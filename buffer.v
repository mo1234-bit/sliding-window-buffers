==> flow/design.v <==
module conv_buffer (
    input clk,
    input reset,
    input [7:0] pixel_in,
    input valid_in,
    output reg [71:0] window,
    output reg window_valid
);
reg [7:0] LB0 [31:0]; 
reg [7:0] LB1 [31:0]; 
reg [7:0] curr_row [31:0]; 
reg [5:0] col_count;
reg [5:0] row_count;
reg [7:0] sr0_0, sr0_1, sr0_2; 
reg [7:0] sr1_0, sr1_1, sr1_2; 
reg [7:0] sr2_0, sr2_1, sr2_2; 
integer i;
always @(posedge clk) begin
    if (reset) begin
        col_count <= 0;
        row_count <= 0;
        window_valid <= 0;
        for (i = 0; i < 32; i = i + 1) begin
            LB0[i] <= 0;
            LB1[i] <= 0;
            curr_row[i] <= 0;
        end
        {sr0_0, sr0_1, sr0_2} <= 0;
        {sr1_0, sr1_1, sr1_2} <= 0;
        {sr2_0, sr2_1, sr2_2} <= 0;
    end
    else if (valid_in) begin
        curr_row[col_count] <= pixel_in;
        if (row_count >= 2) begin
            sr0_0 <= sr0_1;
            sr0_1 <= sr0_2;
            sr0_2 <= LB0[col_count];
        end
        if (row_count >= 1) begin
            sr1_0 <= sr1_1;
            sr1_1 <= sr1_2;
            sr1_2 <= LB1[col_count];
        end
            sr2_0 <= sr2_1;                         
            sr2_1 <= sr2_2;                         
            sr2_2 <= pixel_in;                      
        if (col_count == 31) begin
            col_count <= 0;
            row_count <= (row_count == 31) ? 0 : row_count + 1;
            for (i = 0; i < 32; i = i + 1) begin
                LB0[i] <= LB1[i];
                LB1[i] <= curr_row[i];
            end
        end
        else begin
            col_count <= col_count + 1;
        end
        window_valid <= (row_count >= 2) && (col_count >= 2);
    end
end
always @(*) begin
    window = {sr0_0, sr0_1, sr0_2,
              sr1_0, sr1_1, sr1_2,
              sr2_0, sr2_1, sr2_2};
end
endmodule
## Tool chain data of conv_buffer

The steps from the RTL of conv_buffer to its reports follow in flow order.
Line numbers count from 1 in the design file above.
The mark - stands for no value.

| inputs | value |
|---|---|
| top module | conv_buffer |
| clock | clk |
| library | sky130hd |
| library corner | tt_025C_1v80 |

## Word-level counts

Yosys after proc, flatten, opt, wreduce and memory -nomap, before mapping. Print and check cells are not counted. Equal cells are merged and count once.
Memory sizes are those after Yosys's memory passes, which may raise the word count (mostly to a power of two), join words into wider ones and drop unused or constant bits.

| word-level totals | value |
|---|---|
| output and inout bits | 73 |
| memory bits (writable) | 256 |
| ROM bits | 0 |
| memories kept | 1 |
| register bits | 341 |
| latch bits | 0 |
| input port bits | 11 |
| cells after elaboration | 99 |

Memory list:

| name | depth | bits a word | line | source |
|---|---|---|---|---|
| curr_row | 32 | 8 | 11 | `reg [7:0] curr_row [31:0];` |

| cells by class | value |
|---|---|
| shift operators | 0 |
| div/mod/pow operators | 0 |
| magnitude comparators | 3 |
| add/sub/neg operators | 2 |
| $mul | 0 |
| reductions and logical operators | 5 |
| equal/unequal tests | 33 |
| bitwise operators | 0 |
| mux-type cells | 11 |

Operators with widths:

| cell | number |
|---|---|
| case mux 8 bit (select 32 bit) | 2 |
| == test 5 bit with constant B | 16 |
| == test 5 x 4 -> 1 bit with constant B | 8 |
| == test 5 x 3 -> 1 bit with constant B | 4 |
| two-way mux 8 bit | 2 |
| adder 6 x 1 -> 6 bit with constant B | 2 |
| >= comparator 6 x 2 -> 1 bit with constant B | 2 |
| == test 6 x 5 -> 1 bit with constant B | 2 |
| two-way mux 6 bit | 2 |
| == test 5 x 2 -> 1 bit with constant B | 2 |
| two-way mux 5 bit | 2 |
| AND reduction 2 bit | 3 |
| >= comparator 6 x 1 -> 1 bit with constant B | 1 |
| == test 5 x 1 -> 1 bit with constant B | 1 |
| zero test 5 bit | 1 |
| two-way mux 1 bit | 3 |
| logical AND 1 bit | 1 |

## Longest topological paths

Depth = most cells in a row (Yosys ltp): at word level without a register or memory, in the mapped netlist without a sequential cell, where the memories' decode and read muxes count.

| depth | value |
|---|---|
| depth after elaboration | 2 |
| ABC_AREA | 0 |
| gate-level depth with buffers | 13 |
| gate-level depth less buffers | 9 |

## Synthesis result

The flow's flattened synthesis, as Yosys stat reports it; memories are mapped. The netlist is that of the ABC_AREA named above (0 if unset); the other value can give another one.
The area totals of this step are shown rounded.

| synthesis totals | value |
|---|---|
| flip-flops | 853 |
| synthesis area | 34600 µm² |
| mapped cells | 3814 |
| sequential part of the area | 19600 µm² |
| buffer cells | 322 |

Cell types:

| type | number | area in all (µm²) |
|---|---|---|
| sky130_fd_sc_hd__dfxtp_1 | 597 | 1.2E+04 |
| sky130_fd_sc_hd__edfxtp_1 | 256 | 7.69E+03 |
| sky130_fd_sc_hd__nand2_1 | 1147 | 4.31E+03 |
| sky130_fd_sc_hd__a21oi_1 | 561 | 2.81E+03 |
| sky130_fd_sc_hd__and2_1 | 164 | 1.03E+03 |
| sky130_fd_sc_hd__clkbuf_1 | 236 | 885.85 |
| sky130_fd_sc_hd__mux2i_1 | 85 | 850.816 |
| sky130_fd_sc_hd__and3_1 | 101 | 631.856 |
| sky130_fd_sc_hd__a22oi_1 | 75 | 563.04 |
| sky130_fd_sc_hd__buf_2 | 77 | 385.37 |
| sky130_fd_sc_hd__nor2_1 | 90 | 337.824 |
| sky130_fd_sc_hd__mux2_2 | 24 | 270.259 |
| sky130_fd_sc_hd__o21ai_0 | 54 | 270.259 |
| sky130_fd_sc_hd__nand3_1 | 42 | 210.202 |
| sky130_fd_sc_hd__a22o_1 | 21 | 183.926 |
| sky130_fd_sc_hd__a221oi_1 | 16 | 140.134 |
| sky130_fd_sc_hd__o22ai_1 | 21 | 131.376 |
| sky130_fd_sc_hd__ha_1 | 10 | 125.12 |

Other cell types: 54; their cells: 237.

## Timing after synthesis

OpenSTA on the mapped netlist: ideal clock, no wires. The path of least setup slack (recovery checks aside). Input and output delay are each 20% of the period. Register names are those of the netlist, which keeps one name where synthesis merged equal registers.

| timing after synthesis | value |
|---|---|
| path kind | reg-to-reg |
| from | register col_count[4] |
| to | register sr1_2[7] |
| arrival time | 2.861 ns |
| setup slack | 0.543 ns |
| stages on the path | 13 |
| delay of the path | 2.986 ns |
| setup time | 0.125 ns |
| data required time | 3.405 ns |
| period | 3.53 ns |
| launch time at the first pin | 0.000 ns |
| buffers on the path | 5 |
| synthesis period reached | 2.987 ns |

"delay of the path" = arrival - input delay + setup time.
"stages on the path": output pins that drive a net of the path, with the launching flip-flop's if there is one; two outputs of one cell count as two.
"synthesis period reached" is the clock period less the worst setup slack; recovery checks do not enter. This is arithmetic on one report: input and output delays are still those of the set period (20% each).
The rows between start and end are the longest chain of elaborated cells between them; the timing report does not say that the signal goes this way. Where chains are equally long, one stands for them.
A line is the first line of the expression or statement that the cell stems from. Yosys adds cells for indexed reads and writes and turns some case tables into memories.
A register here has more assigning lines than the two given.

| on the way, after synthesis | value |
|---|---|
| cells stage by stage | sky130_fd_sc_hd__dfxtp_1 -> sky130_fd_sc_hd__buf_2 -> sky130_fd_sc_hd__buf_2 -> sky130_fd_sc_hd__buf_2 -> sky130_fd_sc_hd__inv_1 -> sky130_fd_sc_hd__clkbuf_1 -> sky130_fd_sc_hd__ha_1 -> sky130_fd_sc_hd__clkbuf_1 -> sky130_fd_sc_hd__a222oi_1 -> sky130_fd_sc_hd__o21ai_1 -> sky130_fd_sc_hd__or4_4 -> sky130_fd_sc_hd__a2111oi_2 -> sky130_fd_sc_hd__o21ai_1 |
| cells in the longest elaborated chain | 2 |
| elaborated cells between the ends (all ways) | 33 |
| classes of those cells | eq/ne: 31; mux: 1; reduce/logical: 1 |

Ends and longest elaborated chain, after synthesis:

| what | line | source |
|---|---|---|
| start: declaration | 12 | `reg [5:0] col_count;` |
| start: assignment | 20 | `col_count <= 0;` |
| start: assignment | 56 | `col_count <= col_count + 1;` |
| == test 5 bit | 42 | `sr1_2 <= LB1[col_count];` |
| case mux 8 bit (select 32 bit) | 42 |  |
| end: assignment | 42 |  |
| end: declaration | 15 | `reg [7:0] sr1_0, sr1_1, sr1_2;` |

## Timing after layout

From the final timing report of run 1: the path of least setup slack in the routed layout; clock arrival at registers is part of the times.

| timing post-layout | value |
|---|---|
| path kind | reg-to-reg |
| from | register col_count[2] |
| to | register sr1_2[6] |
| launch time at the first pin | 0.67 ns |
| arrival time | 3.86 ns |
| setup slack | 0.00 ns |
| stages on the path | 7 |
| buffers on the path | 0 |
| setup time | 0.11 ns |
| period | 3.31 ns |
| data required time | 3.86 ns |

The rows between start and end are the longest chain of elaborated cells between them; the timing report does not say that the signal goes this way. Where chains are equally long, one stands for them.
A register here has more assigning lines than the two given.

| on the way, post-layout | value |
|---|---|
| cells stage by stage | sky130_fd_sc_hd__dfxtp_4 -> sky130_fd_sc_hd__nor2b_4 -> sky130_fd_sc_hd__a22oi_1 -> sky130_fd_sc_hd__o221ai_1 -> sky130_fd_sc_hd__a211oi_1 -> sky130_fd_sc_hd__nand4_1 -> sky130_fd_sc_hd__a32o_1 |
| cells in the longest elaborated chain | 2 |
| elaborated cells between the ends (all ways) | 33 |
| classes of those cells | eq/ne: 31; mux: 1; reduce/logical: 1 |

Ends and longest elaborated chain, post-layout:

| what | line | source |
|---|---|---|
| start: declaration | 12 | `reg [5:0] col_count;` |
| start: assignment | 20 | `col_count <= 0;` |
| start: assignment | 56 | `col_count <= col_count + 1;` |
| == test 5 bit | 42 | `sr1_2 <= LB1[col_count];` |
| case mux 8 bit (select 32 bit) | 42 |  |
| end: assignment | 42 |  |
| end: declaration | 15 | `reg [7:0] sr1_0, sr1_1, sr1_2;` |

## Implementation results

Flow measurements of conv_buffer on sky130hd: 2 stored runs with different settings, listed in no order. Input and output delays are each 20% of the period that was set; the output load is 0.01 pF.
"achieved clock period" is the run's clock period less its worst setup slack. It is reckoned from that one timing run; input and output delays stay at 20% of the period that was set.
Results are given in rounded form.

## Run 1

==> flow/run.sh <==
#!/bin/bash
# the make line also repeats the synthesis and layout settings of config.mk as NAME=value (left out here)
make -C /OpenROAD-flow-scripts/flow DESIGN_CONFIG=/design/flow/config.mk WORK_HOME=/design/flow/orfs CLKGATE_MAP_FILE= finish
==> flow/config.mk <==
export PLATFORM = sky130hd
export DESIGN_NAME = conv_buffer
export DESIGN_NICKNAME = conv_buffer
export VERILOG_FILES = /design/flow/design.v
export SDC_FILE = /design/flow/constraint.sdc
export NUM_CORES = 4
export LEC_CHECK = 0
export CAP_MARGIN = 20
export CORE_MARGIN = 2
export CORE_UTILIZATION = 40
export SETUP_SLACK_MARGIN = 0.17
export SLEW_MARGIN = 20
==> flow/constraint.sdc <==
create_clock -name core_clock -period 3.31 [get_ports {clk}]
set_input_delay 0.6620 -clock core_clock [delete_from_list [all_inputs] [get_ports {clk}]]
set_output_delay 0.6620 -clock core_clock [all_outputs]
set_load 0.01 [all_outputs]

| result of run 1 | value |
|---|---|
| overall die area | 88800 µm² |
| achieved clock period | 3.314 ns |
| standard-cell area after layout | 40200 µm² |
| utilization after layout | 47.1% |
| cell area after synthesis | 34600 µm² |
| setup total negative slack | -0.004 ns |
| smallest setup slack | -0.004 ns |

## Run 2

==> flow/run.sh <==
#!/bin/bash
# the make line also repeats the synthesis and layout settings of config.mk as NAME=value (left out here)
make -C /OpenROAD-flow-scripts/flow DESIGN_CONFIG=/design/flow/config.mk WORK_HOME=/design/flow/orfs CLKGATE_MAP_FILE= finish
==> flow/config.mk <==
export PLATFORM = sky130hd
export DESIGN_NAME = conv_buffer
export DESIGN_NICKNAME = conv_buffer
export VERILOG_FILES = /design/flow/design.v
export SDC_FILE = /design/flow/constraint.sdc
export NUM_CORES = 4
export LEC_CHECK = 0
export CAP_MARGIN = 40
export CORE_ASPECT_RATIO = 0.57
export CORE_MARGIN = 2
export CORE_UTILIZATION = 50
export CTS_CLUSTER_DIAMETER = 61
export MIN_ROUTING_LAYER = met2
export PLACE_DENSITY_LB_ADDON = 0.04
export SETUP_SLACK_MARGIN = 0.01
export SLEW_MARGIN = 20
export TNS_END_PERCENT = 90
==> flow/constraint.sdc <==
create_clock -name core_clock -period 1.93 [get_ports {clk}]
set_input_delay 0.3860 -clock core_clock [delete_from_list [all_inputs] [get_ports {clk}]]
set_output_delay 0.3860 -clock core_clock [all_outputs]
set_load 0.01 [all_outputs]

Run 2: incomplete, routing halted on GRT-0116
